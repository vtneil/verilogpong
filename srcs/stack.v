==> flow/design.v <==
`timescale 1ns / 1ps
module ram_block #(
    parameter RAM_WIDTH = 8,
    parameter RAM_ADDR_BITS = 8
) (
    output wire [RAM_WIDTH - 1:0] data_out,
    input wire [RAM_WIDTH - 1:0] data_in,
    input wire [RAM_ADDR_BITS - 1:0] wa,
    input wire [RAM_ADDR_BITS - 1:0] ra,
    input wire clk,
    input wire we
);
    localparam RAM_SIZE = 2 ** RAM_ADDR_BITS;
    reg [RAM_WIDTH - 1:0] memory_block [RAM_SIZE - 1:0];
    always @(posedge clk) begin
        if (we) memory_block[wa] <= data_in;
    end
    assign data_out = memory_block[ra];
endmodule
`timescale 1ns / 1ps
module stack #(
    parameter DATA_WIDTH = 8,
    parameter ADDR_BITS = 8
) (
    output reg [DATA_WIDTH - 1:0] data_out,
    output reg overflow,
    output reg underflow,
    output wire [ADDR_BITS - 1:0] sp_out,
    input wire [DATA_WIDTH - 1:0] data_in,
    input wire push,
    input wire pop,
    input wire rst,
    input wire clk
);
    localparam ADDR_SIZE = 2 ** ADDR_BITS;
    wire [DATA_WIDTH - 1:0] ram_data_out;
    reg [ADDR_BITS - 1:0] sp;
    reg [ADDR_BITS - 1:0] fp;
    assign sp_out = sp;
    reg ovr;
    ram_block #(
        .RAM_WIDTH(DATA_WIDTH),
        .RAM_ADDR_BITS(ADDR_BITS)
    ) ram(ram_data_out, ovr ? 0 : data_in, sp, fp, clk, ovr | (push & ~overflow));
    always @(posedge clk or posedge rst) begin
        if (rst) begin
            sp <= 0;
            overflow <= 1'b0;
            underflow <= 1'b0;
        end else begin
            if (push & ~overflow) begin
                if (sp == ADDR_SIZE - 1) overflow <= 1'b1;
                else begin
                    fp <= sp;
                    sp <= sp + 1;
                    underflow <= 1'b0;
                    overflow <= 1'b0;
                end
            end else if (pop & ~underflow) begin
                if (sp == 0) underflow <= 1'b1;
                else begin
                    if (sp > 1) begin
                        fp <= sp - 2;
                    end else begin
                        fp <= sp - 1;
                        ovr <= 1'b1;
                    end
                    sp <= sp - 1;
                    underflow <= 1'b0;
                    overflow <= 1'b0;
                end
            end else begin
                ovr <= 1'b0;  
            end
            data_out <= ram_data_out;
        end
    end
endmodule
# Tool chain data of stack
# What the tools print for stack, step after step.
# Lines are those of the file above, counted from 1.
# Operators: Yosys type, input widths -> output width; for muxes data width and select width s.
# Not given: n/a
dict set report setup {
  design {stack}
  clock {clk}
  lib {sky130hd}
  corner {tt_025C_1v80}
}

# After elaboration
# Counts by Yosys on the flattened word-level netlist (proc, flatten, opt, wreduce; memories kept). Register bits leave out memories and registers merged into their read ports (data or address). Print and check cells are left out. Cells with the same type and inputs are merged into one.
# Memory sizes are those after Yosys's memory passes, which may raise the word count (mostly to a power of two), join words into wider ones and drop unused or constant bits.
dict set report op_classes {
  add_sub_neg 3
  mux 23
  equal 5
  n_reduce_logical 8
  compare 1
  bitwise 7
}
# cell n
set ops {}
lappend ops {{$mux 8} 12}
lappend ops {{$mux 1} 11}
lappend ops {{$ne 2x2->1 const B} 4}
lappend ops {{$reduce_and 4->1} 2}
lappend ops {{$add 8x1->8 const B} 1}
lappend ops {{$sub 8x1->8 const B} 1}
lappend ops {{$gt 8x1->1 const B} 1}
lappend ops {{$sub 8x2->8 const B} 1}
lappend ops {{$eq 8x8->1 const B} 1}
lappend ops {{$logic_not 8->1} 1}
lappend ops {{$not 1->1} 4}
lappend ops {{$reduce_and 2->1} 2}
lappend ops {{$reduce_and 3->1} 1}
lappend ops {{$and 1x1->1} 2}
lappend ops {{$reduce_bool 2->1} 1}
lappend ops {{$or 1x1->1} 1}
lappend ops {{$logic_not 1->1} 1}
dict set report word_totals {
  clocked_rd_ports_x_width 8
  word_cells 53
  ramBits 2048
  inputBits 12
  out_inout_bits 18
  register_bits 19
  mem_count 1
}
# memory words word_bits rd wr line
set memory_table {}
lappend memory_table {ram.memory_block 256 8 1 1 14} ;# reg [RAM_WIDTH - 1:0] memory_block [RAM_SIZE - 1:0];

# Longest topological paths
# Longest topological path by Yosys (ltp), each cell counted once; first at word level (registers and memories cut), then after technology mapping (sequential cells cut; the memories' decode and read muxes count).
dict set report depth {
  depth_word 5
  ABC_AREA 0
  depth_mapped 10
  mapped_depth_nobuf 8
}

# Netlist
# The flow's flattened synthesis, as Yosys stat reports it; memories are mapped. The netlist is that of the ABC_AREA named above (0 if unset); the other value can give another one.
# The area totals of this step are shown rounded.
dict set report mapped {
  flip_flops 2075
  sequential_area_mm2 0.0623
  buf_cells 244
  synth_area_mm2 0.0805
  cells 3868
}
# cell n type_area_um2
set by_type {}
lappend by_type {sky130_fd_sc_hd__edfxtp_1 2065 6.2E+04}
lappend by_type {sky130_fd_sc_hd__mux4_2 448 1.01E+04}
lappend by_type {sky130_fd_sc_hd__a22oi_1 189 1.42E+03}
lappend by_type {sky130_fd_sc_hd__nor2_1 321 1.2E+03}
lappend by_type {sky130_fd_sc_hd__mux2i_1 115 1.15E+03}
lappend by_type {sky130_fd_sc_hd__a21oi_1 119 595.571}
lappend by_type {sky130_fd_sc_hd__clkbuf_1 101 379.114}
lappend by_type {sky130_fd_sc_hd__buf_2 73 365.35}
lappend by_type {sky130_fd_sc_hd__buf_6 27 304.042}
lappend by_type {sky130_fd_sc_hd__o221ai_1 32 280.269}
lappend by_type {sky130_fd_sc_hd__dfrtp_1 10 250.24}
lappend by_type {sky130_fd_sc_hd__nor4_1 33 206.448}
lappend by_type {sky130_fd_sc_hd__buf_4 24 180.173}
lappend by_type {sky130_fd_sc_hd__nand2_1 48 180.173}
lappend by_type {sky130_fd_sc_hd__nand3_1 31 155.149}
lappend by_type {sky130_fd_sc_hd__a221oi_1 16 140.134}
lappend by_type {sky130_fd_sc_hd__nor2b_1 21 131.376}
lappend by_type {sky130_fd_sc_hd__o21ai_0 25 125.12}
# Other cell types: 40; their cells: 170.
# The figures by module come from a second, unflattened synthesis with its own total; it is not the netlist above.
dict set report hier_totals {
  hier_cells 3859
  hier_area_mm2 0.0809
}
# Rows give one instance, submodules left out.
# mod area_mm2 mod_seq_area_mm2 cells instances
set by_module {}
lappend by_module {ram_block 0.0794 0.0615 3725 1}
lappend by_module {stack 0.00153 0.000761 134 1}

# Path before layout
# Path of least setup slack by OpenSTA after synthesis, without wires, with an ideal clock, recovery checks aside; 20% of the period is set as input and as output delay. Where synthesis merged equal registers, the netlist keeps one of their names.
dict set report synth_path {
  path_type {input to register}
  startpoint {input data_in[0]}
  endpoint {memory ram.memory_block[0][0]}
  in_delay_ps 2100
  required_ps 9054
  stages 1
  arrival_time_ps 8245
  slack_ps 809
  t_first_pin_ps 2100
  path_buffers 0
  clock_period_ps 10500
  setup_ps 1446
  delay_ps 7591
  period_less_setup_slack_ps 9691
}
# "delay_ps" is the arrival time less input delay plus setup time.
# "stages": output pins that drive a net of the path, with the launching flip-flop's if there is one; two outputs of one cell count as two.
# "period_less_setup_slack_ps" = period - worst setup slack (recovery checks aside). The figure is calculated, with input and output delays left at 20% of the set period.
# The rows between start and end are the longest chain of elaborated cells between them; the timing report does not say that the signal goes this way. Where chains are equally long, one stands for them.
# Each line given opens the expression or statement behind the cell; cells for indexed reads and writes are added by Yosys, which also makes memories of some case tables.
dict set report synth_between {
  path_cell_list {sky130_fd_sc_hd__nor2b_1}
  elab_chain_cells 2
  cone_cells 2
  lines_between 2
  classes_between {mux (2)}
}
# element line
set synth_lines {}
lappend synth_lines {{from (decl)} 29} ;# input wire [DATA_WIDTH - 1:0] data_in,
lappend synth_lines {{$mux 8} 44} ;# ) ram(ram_data_out, ovr ? 0 : data_in, sp, fp, clk, ovr | (push & ~overflow));
lappend synth_lines {{$mux 8} 16} ;# if (we) memory_block[wa] <= data_in;
lappend synth_lines {{to (decl)} 14} ;# reg [RAM_WIDTH - 1:0] memory_block [RAM_SIZE - 1:0];

# Timing after layout
# From the final timing report of run 1: the path of least setup slack in the routed layout; clock arrival at registers is part of the times.
# The report prints the path's times to 10 ps; the period is as set.
dict set report layout_path {
  path_type {register to register}
  startpoint {register fp[0]}
  endpoint {register data_out[4]}
  clock_period_ps 11100
  required_ps 11650
  stages 8
  setup_ps 290
  arrival_time_ps 5580
  t_first_pin_ps 830
  slack_ps 6070
  path_buffers 2
}
# At most two assigning lines are given for a register; there are more.
dict set report layout_between {
  path_cell_list {sky130_fd_sc_hd__edfxtp_1 sky130_fd_sc_hd__buf_12 sky130_fd_sc_hd__buf_4 sky130_fd_sc_hd__mux4_2 sky130_fd_sc_hd__a22oi_1 sky130_fd_sc_hd__a21oi_1 sky130_fd_sc_hd__nor4_1 sky130_fd_sc_hd__nor4_1}
}
# element line
set layout_lines {}
lappend layout_lines {{from (decl)} 38} ;# reg [ADDR_BITS - 1:0] fp;
lappend layout_lines {{from (assign)} 54} ;# fp <= sp;
lappend layout_lines {{from (assign)} 63} ;# fp <= sp - 2;
lappend layout_lines {{to (decl)} 25} ;# output reg [DATA_WIDTH - 1:0] data_out,
# No chain of elaborated cells between the ends is given.

; Flow measurements of stack on sky130hd: 2 stored runs with different settings, listed in no order. Input and output delays are each 20% of the period that was set; the output load is 0.01 pF.
; "clock_period_reached_ps": clock period set for the run, less the worst setup slack. It is reckoned from that one timing run; input and output delays stay at 20% of the period that was set.
; "worst_path_ps" = time allowed to the worst setup path (clock period - input delay - output delay, where it has them) - its slack; a late launch clock adds to it, a late capture clock takes from it.
; "fin_power_mw" is the tool's figure for a default switching activity; nothing was simulated.
; "worst_path_ps" is given in steps of 10 ps.
; The measured numbers are rounded.

[run 1: settings]
period_ns = 11.1
CORE_UTILIZATION = 44
PLACE_DENSITY = 0.45
HOLD_SLACK_MARGIN = 0.04
CELL_PAD_IN_SITES_DETAIL_PLACEMENT = 1
TNS_END_PERCENT = 5
GPL_ROUTABILITY_DRIVEN = 1
CAP_MARGIN = 10
MAX_ROUTING_LAYER = met4
CORE_MARGIN = 2
SLEW_MARGIN = 20
[run 1: results]
synthArea_mm2 = 0.0805
worstSetupSlack_ps = 6070
fin_power_mw = 19.8
worst_path_ps = 5030
worst_path_kind = register to register
finalUtil_pct = 49.6
dieArea_mm2 = 0.186
clock_period_reached_ps = 5035
layout_stdcell_area_mm2 = 0.0904
final_hold_ws_ps = 475
tns_ps = 0

[run 2: settings]
period_ns = 10.4
CORE_UTILIZATION = 63
SETUP_SLACK_MARGIN = -0.26
PLACE_DENSITY = 0.38
HOLD_SLACK_MARGIN = 0.07
CELL_PAD_IN_SITES_GLOBAL_PLACEMENT = 1
ABC_AREA = 1
CTS_CLUSTER_DIAMETER = 107
CAP_MARGIN = 5
MIN_ROUTING_LAYER = met1
MAX_ROUTING_LAYER = met4
CORE_MARGIN = 2
SLEW_MARGIN = 20
[run 2: results]
worstSetupSlack_ps = 4260
final_hold_ws_ps = 559
fin_power_mw = 21.4
clock_period_reached_ps = 6144
worst_path_ps = 4060
worst_path_kind = input to register
dieArea_mm2 = 0.137
layout_stdcell_area_mm2 = 0.092
finalUtil_pct = 68.9
tns_ps = 0
synthArea_mm2 = 0.0847
